==> flow/design.v <==
`timescale 1ns/10ps
module CTE ( clk, reset, op_mode, in_en, yuv_in, rgb_in, busy, out_valid, rgb_out, yuv_out);
input   clk ;
input   reset ;
input   op_mode;
input   in_en;
output  busy;
output  out_valid;
input   [7:0]   yuv_in;
output  [23:0]  rgb_out;
input   [23:0]  rgb_in;
output  [7:0]   yuv_out;
parameter signed [5 -1:0] r_v_coef = 5'b01101;  
parameter signed [5 -1:0] g_u_coef = 5'b11110;  
parameter signed [5 -1:0] g_v_coef = 5'b11010;  
wire signed [13 -1:0] r_nxt;
wire signed [13 -1:0] g_u_nxt;
wire signed [13 -1:0] g_v_nxt;
wire signed [13 -1:0] b_nxt;
wire signed [13 -1:0] r_result, g_result, b_result;
wire [8 -1:0] r_out, g_out, b_out;
reg signed [13 -1:0] y;
reg signed [13 -1:0] r, g, b;
reg [1:0] cnt_yuv2rgb;  
reg busy_reg;
reg out_valid_reg;
assign r_nxt = r_v_coef * $signed(yuv_in);
assign g_u_nxt = g + g_u_coef * $signed(yuv_in);
assign g_v_nxt = g + g_v_coef * $signed(yuv_in);
assign b_nxt = b + $signed({yuv_in, 4'b0000});
assign r_result = r + y;
assign g_result = g + y;
assign b_result = b + y;
assign rgb_out = {r_out, g_out, b_out};
round_bound R_ROUND_BOUND(.x(r_result), .out_x(r_out));
round_bound G_ROUND_BOUND(.x(g_result), .out_x(g_out));
round_bound B_ROUND_BOUND(.x(b_result), .out_x(b_out));
always @(posedge clk or posedge reset) begin
    if (reset) begin
        y <= 0;
        r <= 0;
        g <= 0;
        b <= 0;
        cnt_yuv2rgb <= 0;
        busy_reg <= 0;
        out_valid_reg <= 0;
    end
    else if (~op_mode && busy_reg && out_valid_reg) begin
        busy_reg <= 0;
        out_valid_reg <= 0;
        r <= 0;
        g <= 0;
        b <= 0;
    end
    else if (~op_mode && busy_reg && cnt_yuv2rgb == 2'b00) begin
        out_valid_reg <= 1;
    end
    else if (busy_reg) begin
        busy_reg <= 0;
        out_valid_reg <= 1;
    end
    else if (~op_mode && in_en && cnt_yuv2rgb == 2'b00) begin
        g <= g_u_nxt;
        b <= b_nxt;
        cnt_yuv2rgb <= cnt_yuv2rgb + 1;
    end
    else if (~op_mode && in_en && cnt_yuv2rgb == 2'b01) begin
        y <= {1'b0, yuv_in, 3'b0};
        cnt_yuv2rgb <= cnt_yuv2rgb + 1;
    end
    else if (~op_mode && in_en && cnt_yuv2rgb == 2'b10) begin
        r <= r_nxt;
        g <= g_v_nxt;
        cnt_yuv2rgb <= cnt_yuv2rgb + 1;
        busy_reg <= 1;
    end
    else if (~op_mode && in_en && cnt_yuv2rgb == 2'b11) begin
        y <= {1'b0, yuv_in, 3'b0};
        cnt_yuv2rgb <= cnt_yuv2rgb + 1;
        busy_reg <= 1;
        out_valid_reg <= 0;
    end
end
parameter signed [5 -1:0] coef_1_3 = 5'b01101;
parameter signed [6 -1:0] coef_2_1 = 6'b101000;
parameter signed [7 -1:0] coef_2_2 = 7'b1001100;
parameter signed [8 -1:0] coef_2_3 = 8'b01001100;
parameter signed [8 -1:0] coef_3_1 = 8'b01001000;
parameter signed [5 -1:0] coef_3_3 = 5'b11000;
parameter signed [10 -1:0] divisor_pos  = 10'b0111101111;  
parameter signed [10 -1:0] divisor_neg  = 10'b1000010001;  
parameter signed [4 -1:0] zoom = 4'b0110;  
wire signed [8 -1:0] yuv_out_nxt;
wire signed [18 -1:0] y_r_g_nxt;
wire signed [18 -1:0] y_b_nxt;
wire signed [18 -1:0] y_nxt;
wire signed [18 -1:0] u_r_g_nxt;
wire signed [18 -1:0] u_b_nxt;
wire signed [18 -1:0] u_nxt;
wire signed [18 -1:0] v_nxt;
wire signed [10 -1:0] divisor;
wire signed [18 -1:0] yuv_aft;  
reg signed [8 -1:0] yuv_out_reg;
reg [1:0] cnt_rgb2yuv;
reg out_valid_reg_2;
reg busy_reg_2;
reg [23:0] rgb_in_reg;
reg [18 -1:0] u_r_g_reg;
assign y_r_g_nxt = -(u_r_g_reg<<<1);
assign y_b_nxt = coef_1_3 * $signed({1'b0, rgb_in_reg[7 :0]});
assign y_nxt = (y_r_g_nxt + y_b_nxt);
assign u_r_g_nxt = coef_2_1 * $signed({1'b0, rgb_in[23 :16]}) + coef_2_2 * $signed({1'b0, rgb_in[15 :8]});
assign u_b_nxt = coef_2_3 * $signed({1'b0, rgb_in[7 :0]});
assign u_nxt = (u_r_g_nxt + u_b_nxt);
assign v_nxt = ((coef_3_1 * $signed({1'b0, rgb_in_reg[23 :16]}) + (coef_3_3 * $signed({1'b0, rgb_in_reg[15 :8]})<<<3)) + coef_3_3 * $signed({1'b0, rgb_in_reg[7 :0]}));
assign yuv_aft = (cnt_rgb2yuv == 2'b00) ? u_nxt :
                 (cnt_rgb2yuv == 2'b01) ? y_nxt :
                 (cnt_rgb2yuv == 2'b10) ? v_nxt :
                 (cnt_rgb2yuv == 2'b11) ? y_nxt : 18'bx;
assign divisor = (yuv_aft[18 -1]) ? divisor_neg : divisor_pos;
assign yuv_out_nxt = (yuv_aft*zoom + divisor)>>>10;
assign yuv_out = yuv_out_reg;
assign out_valid = out_valid_reg || out_valid_reg_2;
assign busy = busy_reg || busy_reg_2;
always @(posedge clk or posedge reset) begin
    if (reset) begin
        cnt_rgb2yuv <= 0;
        busy_reg_2 <= 0;
        out_valid_reg_2 <= 0;
        rgb_in_reg <= 0;
        yuv_out_reg <= 0;
    end
    else if (op_mode && in_en && cnt_rgb2yuv == 2'b00) begin
        rgb_in_reg <= rgb_in;
        u_r_g_reg <= u_r_g_nxt;
        cnt_rgb2yuv <= cnt_rgb2yuv + 1;
        out_valid_reg_2 <= 1;
        busy_reg_2 <= 1;
        yuv_out_reg <= yuv_out_nxt;
    end
    else if (op_mode && in_en && cnt_rgb2yuv == 2'b01) begin
        cnt_rgb2yuv <= cnt_rgb2yuv + 1;
        busy_reg_2 <= 0;
        yuv_out_reg <= yuv_out_nxt;
    end
    else if (op_mode && in_en && cnt_rgb2yuv == 2'b10) begin
        rgb_in_reg <= rgb_in;
        u_r_g_reg <= u_r_g_nxt;
        cnt_rgb2yuv <= cnt_rgb2yuv + 1;
        busy_reg_2 <= 1;
        yuv_out_reg <= yuv_out_nxt;
    end
    else if (op_mode && in_en && cnt_rgb2yuv == 2'b11) begin
        cnt_rgb2yuv <= cnt_rgb2yuv + 1;
        busy_reg_2 <= 0;
        yuv_out_reg <= yuv_out_nxt;
    end
end
endmodule
module round_bound (x, out_x);
input signed [13 -1:0] x;
output [8 -1:0] out_x;
wire [13-3 -1:0] x_shift;
wire [13-3 -1:0] rounded_x;
wire carry_bit;
wire sign;
wire upperbound;
assign x_shift = x>>>3;
assign carry_bit = x[3 -1];
assign rounded_x = x_shift + carry_bit;
assign upperbound = rounded_x[9 - 1];  
assign sign = rounded_x[13-3 -1];
assign out_x = (sign) ? 8'b00000000 : 
                (upperbound) ? 8'b11111111 : rounded_x;
endmodule
* From RTL to reports: CTE
The steps from the RTL of CTE to its reports follow in flow order.
Line numbers count from 1 in the design file above.
Operators: Yosys type, input widths -> output width; for muxes data width and select width s.
Cell names lack the library's common part.
A cell with n/a has no value.
- Design top :: CTE
- Clock port :: clk
- Standard-cell library :: sky130hd
- Corner :: tt_025C_1v80

* Elaborated design
Yosys after proc, flatten, opt, wreduce and memory -nomap, before mapping. Memory bits, and registers merged into a memory's read port (data or address), are not among the register bits. Print and check cells are not counted. Equal cells are merged and count once.
- Latch bits :: 0
- Elaborated cells :: 163
- Word width x clocked read ports :: 0
- ROM bits :: 0
- RAM bits :: 0
- Flip-flop bits (word level) :: 109
- Output and inout bits :: 34
- Memories kept :: 0
- Divide/modulo/power cells :: 0
- Order comparisons :: 0
- Equality and inequality tests :: 16
- Shift-type cells :: 0
- Add/subtract/negate cells :: 21
- Reduce/logical cells :: 33
- Bitwise operators :: 6
- $mul :: 8
- Multiplexer cells :: 66
** Operator list (count)
- $mux 13 :: 19
- $mul 5x8->13 const A :: 2
- $mul 4x8->12 const A :: 2
- $mux 8 :: 10
- $mux 24 :: 3
- $mux 18 :: 4
- $mul 5x9->14 const A :: 1
- $mul 18x3->17 const B :: 1
- $add 13x13->13 :: 4
- $mux 17 :: 3
- $mul 3x9->12 const A :: 1
- $mul 3x8->11 const A :: 1
- $add 10x1->10 :: 3
- $add 13x12->13 :: 2
- $neg 8->12 :: 2
- $add 16x18->18 :: 1
- $add 17x16->18 :: 1
- $add 18x10->18 :: 1
- $add 18x13->18 :: 1
- $add 18x18->18 :: 1
- $neg 18->18 :: 1
- $mux 1 :: 18
- $add 15x16->17 :: 1
- $mux 2 :: 8
- $neg 8->15 :: 1
- $logic_and 1x1->1 :: 13
- $ne 4x4->1 const B :: 3
- $reduce_and 4->1 :: 3
Other operator kinds: 17; their cells: 39.

* Logic depth
Yosys ltp: most cells in a row. Word level: on the elaborated netlist, between registers, memories and ports. Mapped: between sequential cells and ports; inverters and the memories' decode and read muxes count.
- Word-level depth :: 12
- ABC_AREA :: 0
- Mapped depth :: 37
- Gate-level depth less buffers :: 37

* After synthesis
Yosys stat after the flow's synthesis: flattened, memories mapped to cells. It holds for the ABC_AREA given above (unset counts as 0); a run with the other value may have another netlist.
- Cells in the netlist :: 1683
- Area of sequential cells :: 2452.4 µm²
- Cell area after synthesis :: 14282.4 µm²
- Buffer cells :: 26
- Flip-flops :: 95
** Cell types (count)
- ha_1 :: 302
- dfrtp_1 :: 80
- xnor2_1 :: 132
- fa_1 :: 43
- inv_1 :: 227
- a21oi_1 :: 165
- o21ai_0 :: 105
- xor2_1 :: 56
- edfxtp_1 :: 15
- nor2_1 :: 91
- nand2_1 :: 88
- o21bai_1 :: 44
- a21o_1 :: 43
- nand3_1 :: 40
- o21a_1 :: 24
- nor2b_1 :: 21
- nor3_1 :: 23
- mux2_2 :: 10
Not listed: further types 55, cells in them 174.
The figures by module come from a second, unflattened synthesis with its own total; it is not the netlist above.
- Cells (unflattened synthesis) :: 1781
- Area total of the unflattened synthesis :: 15069.5 µm²
Rows give one instance, submodules left out.
** Modules
- CTE :: area 13834.5 µm², times used 1, cells 1595
- round_bound :: area 411.6 µm², times used 3, cells 62

* Worst setup path after synthesis
Path of least setup slack by OpenSTA after synthesis, without wires, with an ideal clock, recovery checks aside; 20% of the period is set as input and as output delay. Where synthesis merged equal registers, the netlist keeps one of their names.
- Path type :: input to register
- Start :: input rgb_in[12]
- End :: register yuv_out_reg[7]
- Buffers on the path :: 0
- Driving pins on the path :: 36
- Setup time :: 0.125 ns
- Clock period :: 8.38 ns
- Delay of the path :: 7.020 ns
- Path slack :: -0.316 ns
- Arrival :: 8.571 ns
- Data required time :: 8.255 ns
- Input delay :: 1.676 ns
- Period reached after synthesis :: 8.696 ns
"delay of the path" is the arrival time less input delay plus setup time.
"driving pins on the path" counts driving pins, that of a launching flip-flop among them; a cell with two outputs on the path counts twice.
"period reached after synthesis" is the clock period less the worst setup slack; recovery checks do not enter. This is arithmetic on one report: input and output delays are still those of the set period (20% each).
Between the ends stands the longest chain of elaborated cells between them, by number of cells; it is not shown to be the way that was timed. Of several equally long chains one is given.
Each line given opens the expression or statement behind the cell; cells for indexed reads and writes are added by Yosys, which also makes memories of some case tables.
A register here has more assigning lines than the two given.
- Cell sequence :: ha_1 -> fa_1 -> fa_1 -> ha_1 -> a21oi_1 -> xnor2_1 -> ha_1 -> and3_2 -> a21oi_1 -> nand2_1 -> nor2_1 -> xnor2_1 -> ha_1 -> nand2_1 -> a211o_1 -> nand3_1 -> o21ai_0 -> nand2b_1 -> a21oi_1 -> xor2_1 -> o21ai_0 -> ha_1 -> ha_1 -> nor2_1 -> or3_1 -> xnor2_1 -> ha_1 -> nand3_1 -> nor2_1 -> a31oi_1 -> nand2_1 -> a21oi_1 -> o41ai_2 -> a21oi_1 -> xnor3_1 -> mux2_2
- Cells in the longest elaborated chain :: 10
** RTL lines, path after synthesis
- from (decl) :: line 11 : input   [23:0]  rgb_in;
- $mul 5x9->14 :: line 112 : assign u_r_g_nxt = coef_2_1 * $signed({1'b0, rgb_in[23 :16]}) + coef_2_2 * $signed({1'b0, rgb_in[15 :8]});
- $add 15x16->17 :: line 112
- $add 17x16->18 :: line 114 : assign u_nxt = (u_r_g_nxt + u_b_nxt);
- $mux 18 :: line 116 : assign yuv_aft = (cnt_rgb2yuv == 2'b00) ? u_nxt :
- $mul 18x3->17 :: line 121 : assign yuv_out_nxt = (yuv_aft*zoom + divisor)>>>10;
- $add 18x10->18 :: line 121
- $mux 8 :: line 153 : else if (op_mode && in_en && cnt_rgb2yuv == 2'b11) begin
- $mux 8 :: line 146 : else if (op_mode && in_en && cnt_rgb2yuv == 2'b10) begin
- $mux 8 :: line 141 : else if (op_mode && in_en && cnt_rgb2yuv == 2'b01) begin
- $mux 8 :: line 133 : else if (op_mode && in_en && cnt_rgb2yuv == 2'b00) begin
- to (assign) :: line 139 : yuv_out_reg <= yuv_out_nxt;
- to (assign) :: line 144 : yuv_out_reg <= yuv_out_nxt;
- to (decl) :: line 103 : reg signed [8 -1:0] yuv_out_reg;
Nets of the timed path that keep an RTL name, with a line that drives or declares them; the list need not be complete.
** Named nets, after synthesis (line)
- u_r_g_nxt[9] :: 112

* Worst path after layout
Path of least setup slack in the final report of stored run 1 (OpenROAD, finished layout, wires in). Where an end is a register, its clock arrival counts in the times.
- Path type :: input to register
- Start :: input rgb_in[13]
- End :: register yuv_out_reg[7]
- Setup time :: 0.11 ns
- Buffers on the path :: 1
- Arrival :: 10.52 ns
- Clock period :: 10.8 ns
- Input delay :: 2.16 ns
- Path slack :: 0.55 ns
- Data required time :: 11.07 ns
- Driving pins on the path :: 37
Between the ends stands the longest chain of elaborated cells between them, by number of cells; it is not shown to be the way that was timed. Of several equally long chains one is given.
A register here has more assigning lines than the two given.
- Cell sequence :: clkdlybuf4s50_1 -> ha_1 -> fa_1 -> fa_1 -> ha_1 -> a21oi_1 -> xnor2_1 -> ha_1 -> and3_2 -> a21oi_1 -> nand2_1 -> nor2_1 -> xnor2_1 -> ha_1 -> nand2_1 -> a211o_1 -> nand3_1 -> o21ai_0 -> nand2b_1 -> a21oi_1 -> xor2_1 -> o21ai_0 -> ha_1 -> ha_1 -> nor2_1 -> or3_1 -> xnor2_1 -> ha_1 -> nand3_1 -> nor2_1 -> a31oi_1 -> nand2_1 -> a21oi_1 -> o41ai_2 -> a21oi_1 -> xnor3_1 -> mux2_2
- Cells in the longest elaborated chain :: 10
** RTL lines, path after layout
- from (decl) :: line 11 : input   [23:0]  rgb_in;
- $mul 5x9->14 :: line 112 : assign u_r_g_nxt = coef_2_1 * $signed({1'b0, rgb_in[23 :16]}) + coef_2_2 * $signed({1'b0, rgb_in[15 :8]});
- $add 15x16->17 :: line 112
- $add 17x16->18 :: line 114 : assign u_nxt = (u_r_g_nxt + u_b_nxt);
- $mux 18 :: line 116 : assign yuv_aft = (cnt_rgb2yuv == 2'b00) ? u_nxt :
- $mul 18x3->17 :: line 121 : assign yuv_out_nxt = (yuv_aft*zoom + divisor)>>>10;
- $add 18x10->18 :: line 121
- $mux 8 :: line 153 : else if (op_mode && in_en && cnt_rgb2yuv == 2'b11) begin
- $mux 8 :: line 146 : else if (op_mode && in_en && cnt_rgb2yuv == 2'b10) begin
- $mux 8 :: line 141 : else if (op_mode && in_en && cnt_rgb2yuv == 2'b01) begin
- $mux 8 :: line 133 : else if (op_mode && in_en && cnt_rgb2yuv == 2'b00) begin
- to (assign) :: line 139 : yuv_out_reg <= yuv_out_nxt;
- to (assign) :: line 144 : yuv_out_reg <= yuv_out_nxt;
- to (decl) :: line 103 : reg signed [8 -1:0] yuv_out_reg;
Nets of the timed path that keep an RTL name, with a line that drives or declares them; the list need not be complete.
** Named nets, after layout (line)
- u_r_g_nxt[9] :: 112

Ticket comment

Design CTE on sky130hd. What follows are 2 stored runs of the flow, each under its own settings; their order means nothing. The constraints put input and output delay at 20% of the set period each and load the outputs with 0.01 pF.
"clock period achieved" means the clock period less the worst setup slack. The figure is calculated, with input and output delays left at 20% of the set period.
"allowed time less slack (worst setup path)": the worst setup path's part of the clock period (all of it between registers, 20% less for each end at a port) less its slack. A launch clock that arrives late makes it longer, a capture clock that arrives late makes it shorter.

* Stored run 1
** Files
==> flow/run.sh <==
#!/bin/bash
# the make line also repeats the synthesis and layout settings of config.mk as NAME=value (left out here)
make -C /OpenROAD-flow-scripts/flow DESIGN_CONFIG=/design/flow/config.mk WORK_HOME=/design/flow/orfs CLKGATE_MAP_FILE= finish
==> flow/config.mk <==
export PLATFORM = sky130hd
export DESIGN_NAME = CTE
export DESIGN_NICKNAME = CTE
export VERILOG_FILES = /design/flow/design.v
export SDC_FILE = /design/flow/constraint.sdc
export NUM_CORES = 4
export LEC_CHECK = 0
export CAP_MARGIN = 35
export CORE_MARGIN = 2
export CORE_UTILIZATION = 32
export GPL_ROUTABILITY_DRIVEN = 0
export MIN_ROUTING_LAYER = met2
export PLACE_DENSITY_LB_ADDON = 0.13
export SETUP_SLACK_MARGIN = -0.68
export SLEW_MARGIN = 20
export TNS_END_PERCENT = 55
==> flow/constraint.sdc <==
create_clock -name core_clock -period 10.8 [get_ports {clk}]
set_input_delay 2.1600 -clock core_clock [delete_from_list [all_inputs] [get_ports {clk}]]
set_output_delay 2.1600 -clock core_clock [all_outputs]
set_load 0.01 [all_outputs]
** Results
- Post-route worst hold slack :: 0.472 ns
- Allowed time less slack (worst setup path) :: 8.09 ns
- Worst path kind :: input to register
- Clock period achieved :: 10.252 ns
- Std-cell area (final layout) :: 16,030.4 µm²
- Overall die area :: 46,339.0 µm²
- Post-layout utilization :: 0.363
- Yosys chip area after synthesis :: 14,282.4 µm²
- Setup slack of the worst path :: 0.548 ns
- Total negative slack on setup checks :: 0.000 ns

* Stored run 2
** Files
==> flow/run.sh <==
#!/bin/bash
# the make line also repeats the synthesis and layout settings of config.mk as NAME=value (left out here)
make -C /OpenROAD-flow-scripts/flow DESIGN_CONFIG=/design/flow/config.mk WORK_HOME=/design/flow/orfs CLKGATE_MAP_FILE= finish
==> flow/config.mk <==
export PLATFORM = sky130hd
export DESIGN_NAME = CTE
export DESIGN_NICKNAME = CTE
export VERILOG_FILES = /design/flow/design.v
export SDC_FILE = /design/flow/constraint.sdc
export NUM_CORES = 4
export LEC_CHECK = 0
export CAP_MARGIN = 20
export CELL_PAD_IN_SITES_GLOBAL_PLACEMENT = 1
export CORE_MARGIN = 10
export CORE_UTILIZATION = 58
export CTS_CLUSTER_DIAMETER = 219
export CTS_CLUSTER_SIZE = 34
export PLACE_DENSITY_LB_ADDON = 0.14
export SETUP_SLACK_MARGIN = -0.48
export SLEW_MARGIN = 40
==> flow/constraint.sdc <==
create_clock -name core_clock -period 8.94 [get_ports {clk}]
set_input_delay 1.7880 -clock core_clock [delete_from_list [all_inputs] [get_ports {clk}]]
set_output_delay 1.7880 -clock core_clock [all_outputs]
set_load 0.01 [all_outputs]
** Results
- Post-route worst hold slack :: 0.472 ns
- Allowed time less slack (worst setup path) :: 7.27 ns
- Worst path kind :: input to register
- Clock period achieved :: 9.055 ns
- Std-cell area (final layout) :: 16,743.6 µm²
- Overall die area :: 31,302.5 µm²
- Post-layout utilization :: 0.691
- Yosys chip area after synthesis :: 14,282.4 µm²
- Setup slack of the worst path :: -0.115 ns
- Total negative slack on setup checks :: -0.274 ns
